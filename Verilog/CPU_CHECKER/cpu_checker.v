==> flow/design.v <==
`timescale 1ns / 1ps
module cpu_checker(
    input clk,
    input reset,
    input [7:0] char,
    output [1:0] format_type
    );
	reg[3:0] stat;
	integer cnt;
	initial begin
		cnt = 0;
		stat <= 4'b0000;
	end
	always@(posedge clk)
	begin
		if(reset == 1)
		begin
			stat <= 4'b0000;
			cnt = 0;
		end
		else
		begin
			case(stat)
				4'b0000:
				begin
					if(char == "^")
					begin
						cnt = 0;
						stat <= 4'b0001;
					end
					else
					begin
						cnt = 0;
						stat <= 4'b0000;
					end
				end
				4'b0001:
				begin
					if(cnt == 0 && char == "@")
					begin
						stat <= 4'b1111;
					end
					else if(cnt < 4 && (char >= "0" && char <= "9"))
					begin
						cnt = cnt + 1;
						stat <= 4'b0001;
					end
					else if(char == "@")
					begin
						cnt = 0;
						stat <= 4'b0010;
					end
					else
					begin
						stat <= 4'b1111;
					end
				end
				4'b0010:
				begin
					if(cnt < 8 && ((char >= "0" && char <= "9") || (char >= "a" && char <= "f")))
					begin
						cnt = cnt + 1;
						stat <= 4'b0010;
					end
					else if(cnt == 8 && char == ":")
					begin
						cnt = 0;
						stat <= 4'b0011;
					end
					else
					begin
						stat <= 4'b1111;
					end
				end
				4'b0011:
				begin
					if(char == " ")
					begin
						stat <= 4'b0011;
					end
					else if(char == "$")
					begin
						cnt = 0;
						stat <= 4'b0100;
					end
					else if(char == "*")
					begin
						cnt = 0;
						stat <= 4'b1010;
					end
					else
					begin
						stat <= 4'b1111;
					end
				end
				4'b0100:
				begin
					if(cnt < 4 && (char >= "0" && char <= "9"))
					begin
						cnt = cnt + 1;
						stat <= 4'b0100;
					end
					else if(cnt > 0 && char == " ")
					begin
						stat <= 4'b0101;
					end
					else if(cnt > 0 && char == "<")
					begin
						stat <= 4'b0110;
					end
					else
					begin
						stat <= 4'b1111;
					end
				end
				4'b0101:
				begin
					if(char == "<")
					begin
						stat <= 4'b0110;
					end
					else if(char == " ")
					begin
						stat <= 4'b0101;
					end
					else
					begin
						stat <= 4'b1111;
					end
				end
				4'b0110:
				begin
					if(char == "=")
					begin
						cnt = 0;
						stat <= 4'b0111;
					end
					else
					begin
						stat <= 4'b1111;
					end
				end
				4'b0111:
				begin
					if(char == " ")
					begin
						stat <= 4'b0111;
					end
					else if((char >= "0" && char <= "9") || (char >= "a" && char <= "f"))
					begin
						cnt = 1;
						stat <= 4'b1000;
					end
					else
					begin
						stat <= 4'b1111;
					end
				end
				4'b1000:
				begin
					if(cnt < 8 && ((char >= "0" && char <= "9") || (char >= "a" && char <= "f")))
					begin
						cnt = cnt + 1;
						stat <= 4'b1000;
					end
					else if(cnt == 8 && char == "#")
					begin
						stat <= 4'b1001;
					end
					else
					begin
						stat <= 4'b1111;
					end
				end
				4'b1001:
				begin
					cnt = 0;
					if(char == "^")
					begin
						stat <= 4'b0001;
					end
					else
					begin
						stat <= 4'b0000;
					end
				end
				4'b1010:
				begin
					if(cnt < 8 && ((char >= "0" && char <= "9") || (char >= "a" && char <= "f")))
					begin
						cnt = cnt + 1;
						stat <= 4'b1010;
					end
					else if(cnt == 8 && char == "<")
					begin
						stat <= 4'b1011;
					end
					else if(cnt == 8 && char == " ")
					begin
						stat <= 4'b1010;
					end
					else
					begin
						stat <= 4'b1111;
					end
				end
				4'b1011:
				begin
					if(char == "=")
					begin
						cnt = 0;
						stat <= 4'b1100;
					end
					else
					begin
						stat <= 4'b1111;
					end
				end
				4'b1100:
				begin
					if(char == " ")
					begin
						stat <= 4'b1100;
					end
					else if((char >= "0" && char <= "9") || (char >= "a" && char <= "f"))
					begin
						cnt = 1;
						stat <= 4'b1101;
					end
					else
					begin
						stat <= 4'b1111;
					end
				end
				4'b1101:
				begin
					if(cnt < 8 && ((char >= "0" && char <= "9") || (char >= "a" && char <= "f")))
					begin
						cnt = cnt + 1;
						stat <= 4'b1101;
					end
					else if(cnt == 8 && char == "#")
					begin
						cnt = 0;
						stat <= 4'b1110;
					end
					else
					begin
						stat <= 4'b1111;
					end
				end
				4'b1110:
				begin
					cnt = 0;
					if(char == "^")
					begin
						stat <= 4'b0001;
					end
					else
					begin
						stat <= 4'b0000;
					end
				end
				4'b1111:
				begin
					if(char == "#")
					begin
						stat <= 4'b0000;
					end
					else
					begin
						stat <= 4'b1111;
					end
				end
			endcase
		end
	end
	assign format_type = (stat == 4'b1001)? 2'b01:
	                     (stat == 4'b1110)? 2'b10:
								                       2'b00;
endmodule
# Step by step through the tools: cpu_checker
# The steps from the RTL of cpu_checker to its reports follow in flow order.
# Lines are those of the file above, counted from 1.
# Library cell names are shortened.
design:
  top_module: "cpu_checker"
  clock_port: "clk"
  lib: "sky130hd"
  corner: "tt_025C_1v80"

# Word level
# Counts by Yosys on the flattened word-level netlist (proc, flatten, opt, wreduce; memories kept). Register bits leave out memories and registers merged into their read ports (data or address). Print and check cells are left out. Cells with the same type and inputs are merged into one.
classes:
  eq_ne: 36
  div: 0
  shifts: 0
  reduce_and_logical: 20
  muxes: 47
  n_addsub: 1
  multipliers: 0
  n_cmp: 7
  logic: 1
op_table:
  columns: ["cell", "count"]
  rows:
  - ["32-bit two-way mux", 15]
  - ["32-bit parallel mux with 9-bit select", 1]
  - ["4-bit two-way mux", 15]
  - ["8-bit by 6-bit == test with 1-bit output (second input constant)", 7]
  - ["4-bit parallel mux with 14-bit select", 1]
  - ["32-bit by 1-bit > comparator with 1-bit output (second input constant)", 1]
  - ["32-bit by 2-bit adder with 32-bit output (second input constant)", 1]
  - ["32-bit by 4-bit < comparator with 1-bit output (second input constant)", 1]
  - ["32-bit by 5-bit < comparator with 1-bit output (second input constant)", 1]
  - ["32-bit by 5-bit == test with 1-bit output (second input constant)", 1]
  - ["32-bit logical NOT", 1]
  - ["4-bit == test (second input constant)", 8]
  - ["3-bit two-way mux", 7]
  - ["4-bit by 3-bit == test with 1-bit output (second input constant)", 4]
  - ["8-bit by 7-bit == test with 1-bit output (second input constant)", 2]
  - ["12-bit AND reduction", 1]
  - ["3-bit inequality test (second input constant)", 4]
  - ["2-bit two-way mux", 6]
  - ["1-bit logical AND", 11]
  - ["2-bit inequality test (second input constant)", 4]
  - ["2-bit OR reduction", 4]
  - ["4-bit by 2-bit == test with 1-bit output (second input constant)", 2]
  - ["8-bit by 6-bit >= comparator with 1-bit output (second input constant)", 1]
  - ["8-bit by 6-bit <= comparator with 1-bit output (second input constant)", 1]
  - ["8-bit by 7-bit >= comparator with 1-bit output (second input constant)", 1]
  - ["8-bit by 7-bit <= comparator with 1-bit output (second input constant)", 1]
  - ["2-bit by 1-bit inequality test with 1-bit output (second input constant)", 3]
  - ["4-bit by 1-bit == test with 1-bit output (second input constant)", 1]
# Not listed: further kinds 5, cells in them 6.
bits:
  word_cells: 114
  romBits: 0
  output_inout_bits: 2
  inputBits: 10
  latchBits: 0
  mem_count: 0
  clocked_rd_ports_x_width: 0
  ff_bits: 36
  mem_bits_rw: 0

# Depth
# Longest topological path by Yosys (ltp), each cell counted once; first at word level (registers and memories cut), then after technology mapping (sequential cells cut; the memories' decode and read muxes count).
logic_depth:
  depth_word: 6
  ABC_AREA: 0
  mapped_depth: 12

# After synthesis
# The flow's flattened synthesis, as Yosys stat reports it; memories are mapped. The netlist is that of the ABC_AREA named above (0 if unset); the other value can give another one.
types:
  columns: ["cell_type", "count"]
  rows:
  - ["dfxtp_1", 36]
  - ["nand2_1", 53]
  - ["nand3_1", 25]
  - ["o21ai_0", 24]
  - ["a31oi_1", 18]
  - ["nor2_1", 27]
  - ["nand4_1", 15]
  - ["clkbuf_1", 22]
  - ["o31ai_1", 10]
  - ["or4_1", 9]
  - ["a21oi_1", 13]
  - ["nor4_1", 10]
  - ["and2_1", 9]
  - ["a32oi_1", 6]
  - ["and3_1", 8]
  - ["nor3_1", 10]
  - ["a211oi_1", 6]
  - ["a22oi_1", 6]
# Other cell types: 52; their cells: 99.
synth_totals:
  cell_count: 406
  buffers: 27
  synth_area_um2: 2896.5
  ff_cells: 36

# Worst setup path after synthesis
# Source: OpenSTA report_checks on the synthesized netlist (no wires, ideal clock, input and output delay 20% of the period each), path of least setup slack; recovery checks are left aside. Register names are those of the netlist, which keeps one name where synthesis merged equal registers.
synth_timing:
  path_kind: "input port to flip-flop"
  startpoint: "input char[0]"
  endpoint: "register cnt[15]"
  slack_ns: 0.376
  arrival_ns: 3.040
  path_delay_ns: 2.416
  path_stages: 10
  n_path_buf: 2
  launch_ns: 0.698
  input_delay_ns: 0.698
  period_ns: 3.49
  setup_ns: 0.074
  synth_period_reached_ns: 3.114
# "path_delay_ns" is the arrival time less input delay plus setup time.
# "path_stages" counts driving pins, that of a launching flip-flop among them; a cell with two outputs on the path counts twice.
# "synth_period_reached_ns" = period - worst setup slack (recovery checks aside). The figure is calculated, with input and output delays left at 20% of the set period.
# The rows between start and end are the longest chain of elaborated cells between them; the timing report does not say that the signal goes this way. Where chains are equally long, one stands for them.
# Each line given opens the expression or statement behind the cell; cells for indexed reads and writes are added by Yosys, which also makes memories of some case tables.
# At most two assigning lines are given for a register; there are more.
synth_via:
  cell_sequence: "clkbuf_1 > or3b_1 > o311ai_2 > nand2b_1 > o221ai_1 > a211o_1 > or2_1 > buf_6 > or4_1 > a31oi_1"
  elab_chain_cells: 6
  cells_between: 47
  classes_between: "compare: 4; eq/ne: 18; mux: 16; reduce/logical: 9"
synth_lines:
  columns: ["element", "line_no", "source"]
  rows:
  - ["from (decl)", 5, "input [7:0] char,"]
  - ["8-bit by 6-bit >= comparator with 1-bit output", 237, "if(cnt < 8 && ((char >= \"0\" && char <= \"9\") || (char >= \"a\" && char <= \"f\")))"]
  - ["1-bit logical AND", 237, null]
  - ["1-bit logical OR", 237, null]
  - ["1-bit logical AND", 237, null]
  - ["32-bit two-way mux", 237, null]
  - ["32-bit parallel mux with 9-bit select", 23, "case(stat)"]
  - ["to (assign)", 45, "cnt = cnt + 1;"]
  - ["to (assign)", 62, "cnt = cnt + 1;"]
  - ["to (decl)", 9, "integer cnt;"]

# Path in the finished layout
# Path of least setup slack in the final report of run 1 (OpenROAD, finished layout, wires in). Where an end is a register, its clock arrival counts in the times.
layout_timing:
  path_kind: "input port to flip-flop"
  startpoint: "input char[5]"
  endpoint: "register cnt[15]"
  arrival_ns: 3.65
  input_delay_ns: 0.75
  launch_ns: 0.75
  path_stages: 9
  setup_ns: 0.07
  period_ns: 3.77
  n_path_buf: 1
  slack_ns: 0.33
# The rows between start and end are the longest chain of elaborated cells between them; the timing report does not say that the signal goes this way. Where chains are equally long, one stands for them.
# At most two assigning lines are given for a register; there are more.
layout_via:
  cell_sequence: "clkdlybuf4s50_1 > or3b_1 > nor4_2 > nand4_1 > a31oi_1 > o311ai_1 > or2_1 > or4_1 > a31oi_1"
  elab_chain_cells: 6
  cells_between: 47
  classes_between: "compare: 4; eq/ne: 18; mux: 16; reduce/logical: 9"
layout_lines:
  columns: ["element", "line_no", "source"]
  rows:
  - ["from (decl)", 5, "input [7:0] char,"]
  - ["8-bit by 6-bit >= comparator with 1-bit output", 237, "if(cnt < 8 && ((char >= \"0\" && char <= \"9\") || (char >= \"a\" && char <= \"f\")))"]
  - ["1-bit logical AND", 237, null]
  - ["1-bit logical OR", 237, null]
  - ["1-bit logical AND", 237, null]
  - ["32-bit two-way mux", 237, null]
  - ["32-bit parallel mux with 9-bit select", 23, "case(stat)"]
  - ["to (assign)", 45, "cnt = cnt + 1;"]
  - ["to (assign)", 62, "cnt = cnt + 1;"]
  - ["to (decl)", 9, "integer cnt;"]

Add stored flow runs of cpu_checker

Record of 2 stored runs of the RTL-to-layout flow on cpu_checker, platform sky130hd. The runs are unordered. Constraints: input delay and output delay 20% of the set period each, output load 0.01 pF.
"achieved_period_ns" is the run's clock period less its worst setup slack. It is reckoned from that one timing run; input and output delays stay at 20% of the period that was set.
"power.total_mw": no workload was simulated; the value follows from the tool's default switching activity.

--- run 1 ---
==> flow/run.sh <==
#!/bin/bash
# the make line also repeats the synthesis and layout settings of config.mk as NAME=value (left out here)
make -C /OpenROAD-flow-scripts/flow DESIGN_CONFIG=/design/flow/config.mk WORK_HOME=/design/flow/orfs CLKGATE_MAP_FILE= finish
==> flow/config.mk <==
export PLATFORM = sky130hd
export DESIGN_NAME = cpu_checker
export DESIGN_NICKNAME = cpu_checker
export VERILOG_FILES = /design/flow/design.v
export SDC_FILE = /design/flow/constraint.sdc
export NUM_CORES = 4
export LEC_CHECK = 0
export CAP_MARGIN = 20
export CORE_MARGIN = 2
export CORE_UTILIZATION = 47
export SLEW_MARGIN = 20
==> flow/constraint.sdc <==
create_clock -name core_clock -period 3.77 [get_ports {clk}]
set_input_delay 0.7540 -clock core_clock [delete_from_list [all_inputs] [get_ports {clk}]]
set_output_delay 0.7540 -clock core_clock [all_outputs]
set_load 0.01 [all_outputs]

==> results, as YAML <==
results:
  yosys.chip_area_um2: 2896.5
  design_die_area_um2: 6807.1
  finish.stdcell_area_um2: 3276.9
  worst_setup_slack_ns: 0.332
  hold_ws_ns: 0.512
  power.total_mw: 1.759
  achieved_period_ns: 3.438

--- run 2 ---
==> flow/run.sh <==
#!/bin/bash
# the make line also repeats the synthesis and layout settings of config.mk as NAME=value (left out here)
make -C /OpenROAD-flow-scripts/flow DESIGN_CONFIG=/design/flow/config.mk WORK_HOME=/design/flow/orfs CLKGATE_MAP_FILE= finish
==> flow/config.mk <==
export PLATFORM = sky130hd
export DESIGN_NAME = cpu_checker
export DESIGN_NICKNAME = cpu_checker
export VERILOG_FILES = /design/flow/design.v
export SDC_FILE = /design/flow/constraint.sdc
export NUM_CORES = 4
export LEC_CHECK = 0
export CAP_MARGIN = 10
export CORE_MARGIN = 2
export CORE_UTILIZATION = 56
export CTS_CLUSTER_DIAMETER = 376
export GPL_ROUTABILITY_DRIVEN = 0
export GPL_TIMING_DRIVEN = 0
export PLACE_DENSITY = 0.64
export SETUP_SLACK_MARGIN = 1.11
export SLEW_MARGIN = 20
==> flow/constraint.sdc <==
create_clock -name core_clock -period 6.01 [get_ports {clk}]
set_input_delay 1.2020 -clock core_clock [delete_from_list [all_inputs] [get_ports {clk}]]
set_output_delay 1.2020 -clock core_clock [all_outputs]
set_load 0.01 [all_outputs]

==> results, as YAML <==
results:
  yosys.chip_area_um2: 2896.5
  design_die_area_um2: 5763.9
  finish.stdcell_area_um2: 3191.8
  worst_setup_slack_ns: 1.519
  hold_ws_ns: 0.499
  power.total_mw: 1.049
  achieved_period_ns: 4.491
