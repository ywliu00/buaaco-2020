==> flow/design.v <==
`timescale 1ns / 1ps
module code(
    input Clk,
    input Reset,
    input Slt,
    input En,
    output reg[63:0] Output0,
    output reg[63:0] Output1
    );
	 reg[1:0] i;
	 initial begin
		  Output0 <= 64'd0;
		  Output1 <= 64'd0;
		  i <= 2'b00;
	 end
	 always@(posedge Clk)
	 begin
	     if(Reset == 1)
		  begin
		      Output0 <= 64'd0;
				Output1 <= 64'd0;
				i <= 2'b00;
		  end
		  else if(En == 1)
		  begin
		      if(Slt == 0)
				begin
					 Output0 <= Output0 + 1;
				end
				else
				begin
				    i <= i + 1;
					 if(i == 3)
					 begin
					     i <= 2'b00;
						  Output1 <= Output1 + 1;
					 end
				end
		  end
	 end
endmodule
======== Tool chain data of code ========
The steps from the RTL of code to its reports follow in flow order.
Lines are those of the file above, counted from 1.
Operators carry their Yosys type and port widths (W data, S select, Z words).
Cell names lack the library's common part.
The mark - stands for no value.
set-up
  design top .............................. code
  clock port .............................. Clk
  library ................................. sky130hd
  timing corner ........................... tt_025C_1v80

======== After elaboration ========
Counts by Yosys on the flattened word-level netlist (proc, flatten, opt, wreduce; memories kept). Register bits leave out memories and registers merged into their read ports (data or address); mux counts leave out enables and synchronous resets folded into registers. Print and check cells are left out. Cells with the same type and inputs are merged into one.
word-level totals
  bits in registers ....................... 130
  bits of input ports ..................... 4
  output and inout port bits .............. 128
  word-level cells ........................ 12
operators by class
  add/sub/neg operators ................... 3
  equality and inequality tests ........... 1
  mux-type cells .......................... 1
  bitwise operators ....................... 1
  reduce/logical cells .................... 3
operators by type and width
  operator                 count
  $add A64 B1 Y64 const B  2
  $reduce_and A2 Y1        2
  $reduce_and A3 Y1        1
  $add A2 B1 Y2 const B    1
  $eq A2 B2 Y1 const B     1
  $mux W2                  1
  $not A1 Y1               1

======== Logic depth ========
Yosys ltp: most cells in a row. Word level: on the elaborated netlist, between registers, memories and ports. Mapped: between sequential cells and ports; inverters and the memories' decode and read muxes count.
logic depth
  depth after elaboration ................. 2
  ABC_AREA ................................ 0
  mapped depth ............................ 9

======== Synthesis result ========
The flow's flattened synthesis, as Yosys stat reports it; memories are mapped. The netlist is that of the ABC_AREA named above (0 if unset); the other value can give another one.
The area totals of this step are shown rounded.
synthesis totals
  cells in the netlist .................... 757
  synthesis area .......................... 6,242 µm²
  sequential area ......................... 2,602 µm²
  mapped flip-flops ....................... 130
  buffer cells ............................ 38
cells by type
  type      count  total area (µm²)
  dfxtp_1   130    2.6E+03
  a21oi_1   69     345.331
  nor2_1    76     285.274
  xnor2_1   30     262.752
  nand4_1   40     250.24
  xor2_1    26     227.718
  nand2_1   60     225.216
  nand3_1   45     225.216
  or3_1     35     218.96
  or4_1     29     217.709
  o31ai_1   28     210.202
  o21ai_0   37     185.178
  nor4_1    19     118.864
  and4_1    13     113.859
  clkbuf_1  29     108.854
  and3_1    17     106.352
  nor3_1    15     75.072
  inv_1     13     48.797
Not listed: further types 27, cells in them 46.

======== Path before layout ========
Path of least setup slack by OpenSTA after synthesis, without wires, with an ideal clock, recovery checks aside; 20% of the period is set as input and as output delay. Where synthesis merged equal registers, the netlist keeps one of their names.
timing path after synthesis
  path kind ............................... in2reg
  start point ............................. input port Slt
  end point ............................... register Output1[47]
  period .................................. 3.03 ns
  input delay ............................. 0.606 ns
  arrival time ............................ 2.309 ns
  required time ........................... 2.909 ns
  path slack .............................. 0.600 ns
  path delay .............................. 1.824 ns
  driving pins on the path ................ 7
  buffers on the path ..................... 2
  period reached after synthesis .......... 2.43 ns
"path delay" = arrival - input delay + setup time.
"driving pins on the path" counts driving pins, that of a launching flip-flop among them; a cell with two outputs on the path counts twice.
"period reached after synthesis" is the clock period less the worst setup slack; recovery checks do not enter. This is arithmetic on one report: input and output delays are still those of the set period (20% each).
Between the ends stands the longest chain of elaborated cells between them, by number of cells; it is not shown to be the way that was timed. Of several equally long chains one is given.
A line is the first line of the expression or statement that the cell stems from. Yosys adds cells for indexed reads and writes and turns some case tables into memories.
on the way, after synthesis
  cell sequence ........................... clkbuf_1 nand3_1 nor3_2 nand3_1 clkbuf_1 nor4_1 mux2_2
  length of the longest elaborated chain .. 1
RTL lines, path after synthesis
  element            line  source
  start, declared    5     input Slt,
  $reduce_and A3 Y1  -
  end, assigned      21    Output1 <= 64'd0;
  end, assigned      36    Output1 <= Output1 + 1;
  end, declared      8     output reg[63:0] Output1

======== Path in the finished layout ========
From the final timing report of job 1: the path of least setup slack in the routed layout; clock arrival at registers is part of the times.
timing path post-layout
  path kind ............................... reg2reg
  start point ............................. register Output1[4]
  end point ............................... register Output1[46]
  period .................................. 2.3 ns
  arrival time ............................ 2.55 ns
  required time ........................... 2.63 ns
  path slack .............................. 0.09 ns
  driving pins on the path ................ 7
  buffers on the path ..................... 1
Between the ends stands the longest chain of elaborated cells between them, by number of cells; it is not shown to be the way that was timed. Of several equally long chains one is given.
on the way, post-layout
  cell sequence ........................... dfxtp_1 and4_1 and4_1 nand3_1 buf_12 or4_1 a21oi_1
  length of the longest elaborated chain .. 1
RTL lines, path post-layout
  element          line  source
  start, declared  8     output reg[63:0] Output1
  start, assigned  21    Output1 <= 64'd0;
  start, assigned  36    Output1 <= Output1 + 1;
  $add A64 B1 Y64  36
  end, assigned    21
  end, assigned    36
  end, declared    8

Appendix: measured runs

Measured data: module code, platform sky130hd, 2 stored runs of the flow under differing settings, order arbitrary. Input and output delays are each 20% of the period that was set; the output load is 0.01 pF.
"period achieved" is the run's clock period less its worst setup slack. It is reckoned from that one timing run; input and output delays stay at 20% of the period that was set.
"worst path time": the worst setup path's part of the clock period (all of it between registers, 20% less for each end at a port) less its slack. A launch clock that arrives late makes it longer, a capture clock that arrives late makes it shorter.
"overall power" rests on the timing tool's default activity at the inputs, not on a simulated workload.
The results are shown rounded.

---- job 1 ----
settings
  period_ns = 2.3
  SETUP_SLACK_MARGIN = -0.19
  CAP_MARGIN = 20
  CORE_MARGIN = 2
  CORE_UTILIZATION = 40
  SLEW_MARGIN = 20
results
  synthesis area .......................... 6,242 µm²
  overall die area ........................ 16,620 µm²
  area of the standard cells in the finished layout .. 8,647 µm²
  final design utilization ................ 56.9%
  lowest setup slack ...................... 0.085 ns
  total negative slack on setup checks .... 0.000 ns
  lowest hold slack ....................... 0.464 ns
  overall power ........................... 5.005 mW
  period achieved ......................... 2.215 ns
  worst path time ......................... 2.21 ns
  worst setup path type ................... reg2reg

---- job 2 ----
settings
  period_ns = 1.47
  CORE_UTILIZATION = 35
  PLACE_DENSITY = 0.45
  CORE_ASPECT_RATIO = 1.4
  CORE_MARGIN = 7
  CELL_PAD_IN_SITES_GLOBAL_PLACEMENT = 2
  TNS_END_PERCENT = 40
  CTS_CLUSTER_SIZE = 11
  MIN_ROUTING_LAYER = met1
  CAP_MARGIN = 20
  SLEW_MARGIN = 20
results
  synthesis area .......................... 6,242 µm²
  overall die area ........................ 21,820 µm²
  area of the standard cells in the finished layout .. 11,640 µm²
  final design utilization ................ 66.9%
  lowest setup slack ...................... -0.556 ns
  total negative slack on setup checks .... -35.47 ns
  lowest hold slack ....................... 0.337 ns
  overall power ........................... 8.073 mW
  period achieved ......................... 2.026 ns
  worst path time ......................... 2.03 ns
  worst setup path type ................... reg2reg
